==> flow/design.v <==
module BATCHARGERctr (
    output cc,          
    output tc,          
    output cv,          
    output imonen,      
    output vmonen,      
    output tmonen,      
    input [7:0] vbat,   
    input [7:0] ibat,   
    input [7:0] tbat,   
    input [7:0] vcutoff,  
    input [7:0] vpreset,  
    input [7:0] tempmin,  
    input [7:0] tempmax,  
    input [7:0] tmax,     
    input [7:0] iend,     
    input clk,            
    input en,          
    input rstz,           
    input vtok,         
    input dvdd,           
    input dgnd            
);
    reg [2:0] state; 
    reg [2:0] next_state;        
    reg [15:0] charge_timer; 
    reg cc_reg, tc_reg, cv_reg, imonen_reg,vmonen_reg,tmonen_reg;
    parameter start = 0, wait1 = 1, end1  = 2, ccmode = 3, tcmode = 4, cvmode = 5;
    assign cc = cc_reg;
    assign tc = tc_reg;
    assign cv = cv_reg;
    assign imonen = imonen_reg; 
    assign vmonen = vmonen_reg; 
    assign tmonen = tmonen_reg; 
    always @(negedge clk or negedge rstz) begin
        if (!rstz) begin
            state <= start; 
            charge_timer <= 16'd0; 
            cc_reg <= 1'b0;
            tc_reg <= 1'b0;
            cv_reg <= 1'b0;
            imonen_reg <=1'b0;
            vmonen_reg <= 1'b1;
            tmonen_reg <= 1'b1;
        end else begin
            if(vtok && en && !dgnd && dvdd) begin   
                if (state == cvmode) begin
                    charge_timer <= charge_timer + 16'd1; 
                end else begin
                    charge_timer <= 16'd0; 
                end
                state <= next_state; 
                case (next_state)
                    start: begin
                        cc_reg <= 1'b0;
                        tc_reg <= 1'b0;
                        cv_reg <= 1'b0;
                        tmonen_reg <= 1'b1;
                        imonen_reg <=1'b0;
                        vmonen_reg <= 1'b1;
                    end
                    wait1: begin
                        cc_reg <= 1'b0;
                        tc_reg <= 1'b0;
                        cv_reg <= 1'b0;
                        tmonen_reg <= 1'b1;
                        imonen_reg <=1'b0;
                        vmonen_reg <= 1'b1;
                    end
                    tcmode: begin
                        tc_reg <= 1'b1;
                        cc_reg <= 1'b0;
                        cv_reg <= 1'b0;
                        imonen_reg <= 1'b0;
                        vmonen_reg <= 1'b1;
                        tmonen_reg <= 1'b1;
                    end
                    ccmode: begin
                        tc_reg <= 1'b0;
                        cc_reg <= 1'b1;
                        cv_reg <= 1'b0;
                        imonen_reg <= 1'b0;
                        vmonen_reg <= 1'b1;
                        tmonen_reg <= 1'b1;
                    end
                    cvmode: begin
                        tc_reg <= 1'b0;
                        cc_reg <= 1'b0;
                        cv_reg <= 1'b1;
                        imonen_reg <= 1'b1;
                        vmonen_reg <= 1'b0;
                        tmonen_reg <= 1'b1;
                    end
                    end1: begin
                        tc_reg <= 1'b0;
                        cc_reg <= 1'b0;
                        cv_reg <= 1'b0;
                        imonen_reg <= 1'b0;
                        vmonen_reg <= 1'b1;
                        tmonen_reg <= 1'b0;
                    end
                    default: begin
                        tc_reg <= 1'b0;
                        cc_reg <= 1'b0;
                        cv_reg <= 1'b0;
                        imonen_reg <= 1'b0;
                        vmonen_reg <= 1'b1;
                        tmonen_reg <= 1'b1;
                    end
                endcase
            end
        end
    end
    always @ (*) begin
        case (state)
            start: begin
                if ((tempmin <= tbat) && (tbat <= tempmax)) begin
                    if (vbat < 8'd214) begin
                        if (vbat < vcutoff) begin
                            next_state <= tcmode;
                        end else begin
                            next_state <= ccmode;
                        end
                    end else begin
                        next_state <= end1;
                    end    
                end else begin
                    next_state <= wait1;
                end
            end
            wait1: begin
                if ((tempmin <= tbat) && (tbat <= tempmax)) begin
                    if (vbat < 8'd214) begin
                        if (vbat < vcutoff) begin
                            next_state <= tcmode;
                        end else begin
                            next_state <= ccmode;
                        end
                    end else begin
                        next_state <= end1;
                    end    
                end else begin
                    next_state <= wait1;
                end
            end
            tcmode: begin
                if ((tempmin <= tbat) && (tbat <= tempmax)) begin
                    if (vbat > vcutoff) begin
                        next_state <= ccmode;  
                    end else begin
                        next_state <= tcmode;
                    end
                end else begin
                    next_state <= wait1;
                end
            end
            ccmode: begin
                if ((tempmin <= tbat) && (tbat <= tempmax)) begin
                    if (vbat > vpreset) begin
                        next_state <= cvmode;  
                    end else begin
                        next_state <= ccmode;
                    end
                end else begin
                    next_state <= wait1;
                end
            end
            cvmode: begin
                if ((tempmin <= tbat) && (tbat <= tempmax)) begin
                    if (ibat <= iend) begin
                        next_state <= end1;  
                    end else begin
                        if ((tmax * 255)<=charge_timer) begin
                            next_state <= end1;
                        end else begin
                            next_state <= cvmode;
                        end
                    end
                end else begin
                    next_state <= wait1;
                end
            end
            end1: begin
                if ((tempmin <= tbat) && (tbat <= tempmax)) begin
                    if (vbat < 8'd214) begin
                        if (vbat < vcutoff) begin
                            next_state <= tcmode;
                        end else begin
                            if (vbat < vpreset) begin
                                next_state <= ccmode;  
                            end else begin
                                next_state <= end1;
                            end
                        end
                    end else begin
                        next_state <= end1;
                    end    
                end else begin
                    next_state <= wait1;
                end
            end
            default: next_state <= start;  
        endcase
    end
endmodule
# Reports on BATCHARGERctr
# What the tools print for BATCHARGERctr, step after step.
# Lines are those of the file above, counted from 1.
# Library cell names are shortened.
# The mark n/a stands for no value.
[setup]
design = "BATCHARGERctr"
clk_port = "clk"
cell_library = "sky130hd"
pvt_corner = "tt_025C_1v80"

# Elaborated design
# Source: Yosys, flattened and elaborated, memories not mapped. Widths are those after wreduce; folded enables and synchronous resets count as part of the registers. Registers that Yosys merges into a memory's read port (data or address) are not register bits. Print and check cells do not count. Equal cells are merged and count once.
[word_totals]
reg_bits = 24
latchBits = 0
mem_bits_rw = 0
mem_bits_ro = 0
clocked_rd_ports_x_width = 0
memories = 0
inputBits = 78
out_inout_bits = 6
wordCells = 55
[op_classes]
addsub = 1
multipliers = 1
div = 0
cmp = 9
n_eq = 9
shift = 0
mux = 21
n_logic = 0
reduce_logical = 7
[op_table]
columns = ["op", "n"]
rows = [
  ["multiplier 8 x 8 -> 16 bit with constant B", 1],
  ["2-to-1 mux 3 bit", 13],
  ["<= comparator 8 bit", 3],
  ["adder 16 x 1 -> 16 bit with constant B", 1],
  ["<= comparator 16 bit", 1],
  ["greater-than comparator 8 bit", 2],
  ["less-than comparator 8 bit", 2],
  ["2-to-1 mux 16 bit", 1],
  ["case mux 3 bit (select 5 bit)", 1],
  ["equality test 3 x 2 -> 1 bit with constant B", 4],
  ["equality test 3 bit with constant B", 4],
  ["less-than comparator 8 bit with constant B", 1],
  ["2-to-1 mux 1 bit", 6],
  ["logical AND 1 bit", 4],
  ["equality test 3 x 1 -> 1 bit with constant B", 1],
  ["logical NOT 3 bit", 1],
  ["OR reduction 2 bit", 1],
  ["logical NOT 1 bit", 1],
]

# Logic depth
# Depth = most cells in a row (Yosys ltp): at word level without a register or memory, in the mapped netlist without a sequential cell, where the memories' decode and read muxes count.
[depth]
ltp_word = 8
ABC_AREA = 1
ltp_mapped = 32
depth_no_buf = 32

# Netlist
# Source: synth_stat.txt of the flow (Yosys; design flattened, memories mapped). It holds for the ABC_AREA given above (unset counts as 0); a run with the other value may have another netlist.
[mapped]
stdcells = 632
synth_area_um2 = 4604.4
seq_area_um2 = 679.4
flip_flops = 27
buf_cells = 5
[types]
columns = ["cell", "n", "area_total_um2"]
rows = [
  ["ha_1", 92, 1.15E+03],
  ["inv_1", 162, 608.083],
  ["dfrtn_1", 24, 600.576],
  ["fa_1", 30, 600.576],
  ["nand2_1", 127, 476.707],
  ["a21oi_1", 41, 205.197],
  ["nor2_1", 42, 157.651],
  ["nand3_1", 23, 115.11],
  ["xor2_1", 10, 87.584],
  ["o21ai_0", 17, 85.082],
  ["nand4_1", 13, 81.328],
  ["dfstp_2", 3, 78.826],
  ["a21o_1", 6, 45.043],
  ["xnor2_1", 4, 35.034],
  ["nor3_2", 3, 30.029],
  ["o21a_1", 3, 22.522],
  ["nor2_2", 3, 18.768],
  ["nor3_4", 1, 16.266],
]
# Not listed: further types 19, cells in them 28.

Data sheet: physical implementation of BATCHARGERctr

Module BATCHARGERctr, platform sky130hd: 2 stored runs of the flow (Yosys, OpenROAD) with differing settings, in no particular order. Input and output delays are each 20% of the period that was set; the output load is 0.01 pF.
By "total_power_w" is meant OpenSTA's value without simulated activity: inputs other than the clock are taken to toggle once in ten clock periods, and the tool carries that through the logic.

# run 1
==> flow/run.sh <==
#!/bin/bash
# the make line also repeats the synthesis and layout settings of config.mk as NAME=value (left out here)
make -C /OpenROAD-flow-scripts/flow DESIGN_CONFIG=/design/flow/config.mk WORK_HOME=/design/flow/orfs CLKGATE_MAP_FILE= finish
==> flow/config.mk <==
export PLATFORM = sky130hd
export DESIGN_NAME = BATCHARGERctr
export DESIGN_NICKNAME = BATCHARGERctr
export VERILOG_FILES = /design/flow/design.v
export SDC_FILE = /design/flow/constraint.sdc
export NUM_CORES = 4
export LEC_CHECK = 0
export ABC_AREA = 1
export CAP_MARGIN = 20
export CELL_PAD_IN_SITES_DETAIL_PLACEMENT = 0
export CORE_MARGIN = 5
export CORE_UTILIZATION = 54
export PLACE_DENSITY_LB_ADDON = 0.01
export SETUP_SLACK_MARGIN = -0.39
export SLEW_MARGIN = 20
==> flow/constraint.sdc <==
create_clock -name core_clock -period 12.6 [get_ports {clk}]
set_input_delay 2.5200 -clock core_clock [delete_from_list [all_inputs] [get_ports {clk}]]
set_output_delay 2.5200 -clock core_clock [all_outputs]
set_load 0.01 [all_outputs]

==> run 1: results <==
yosys_chip_area_um2=4604.4
die_footprint_um2=10473.5
finalCellArea_um2=6184.7
util_pct=74.9
worstSetupSlack_ps=-783
holdWs_ps=432
total_power_w=0.001097

# run 2
==> flow/run.sh <==
#!/bin/bash
# the make line also repeats the synthesis and layout settings of config.mk as NAME=value (left out here)
make -C /OpenROAD-flow-scripts/flow DESIGN_CONFIG=/design/flow/config.mk WORK_HOME=/design/flow/orfs CLKGATE_MAP_FILE= finish
==> flow/config.mk <==
export PLATFORM = sky130hd
export DESIGN_NAME = BATCHARGERctr
export DESIGN_NICKNAME = BATCHARGERctr
export VERILOG_FILES = /design/flow/design.v
export SDC_FILE = /design/flow/constraint.sdc
export NUM_CORES = 4
export LEC_CHECK = 0
export CAP_MARGIN = 5
export CORE_MARGIN = 2
export CORE_UTILIZATION = 38
export GPL_TIMING_DRIVEN = 1
export HOLD_SLACK_MARGIN = 0.29
export PLACE_DENSITY_LB_ADDON = 0.17
export SETUP_SLACK_MARGIN = 3.15
export SLEW_MARGIN = 20
==> flow/constraint.sdc <==
create_clock -name core_clock -period 23.1 [get_ports {clk}]
set_input_delay 4.6200 -clock core_clock [delete_from_list [all_inputs] [get_ports {clk}]]
set_output_delay 4.6200 -clock core_clock [all_outputs]
set_load 0.01 [all_outputs]

==> run 2: results <==
yosys_chip_area_um2=4480.5
die_footprint_um2=12675.4
finalCellArea_um2=5929.4
util_pct=51.7
worstSetupSlack_ps=1646
holdWs_ps=456
total_power_w=0.0005686
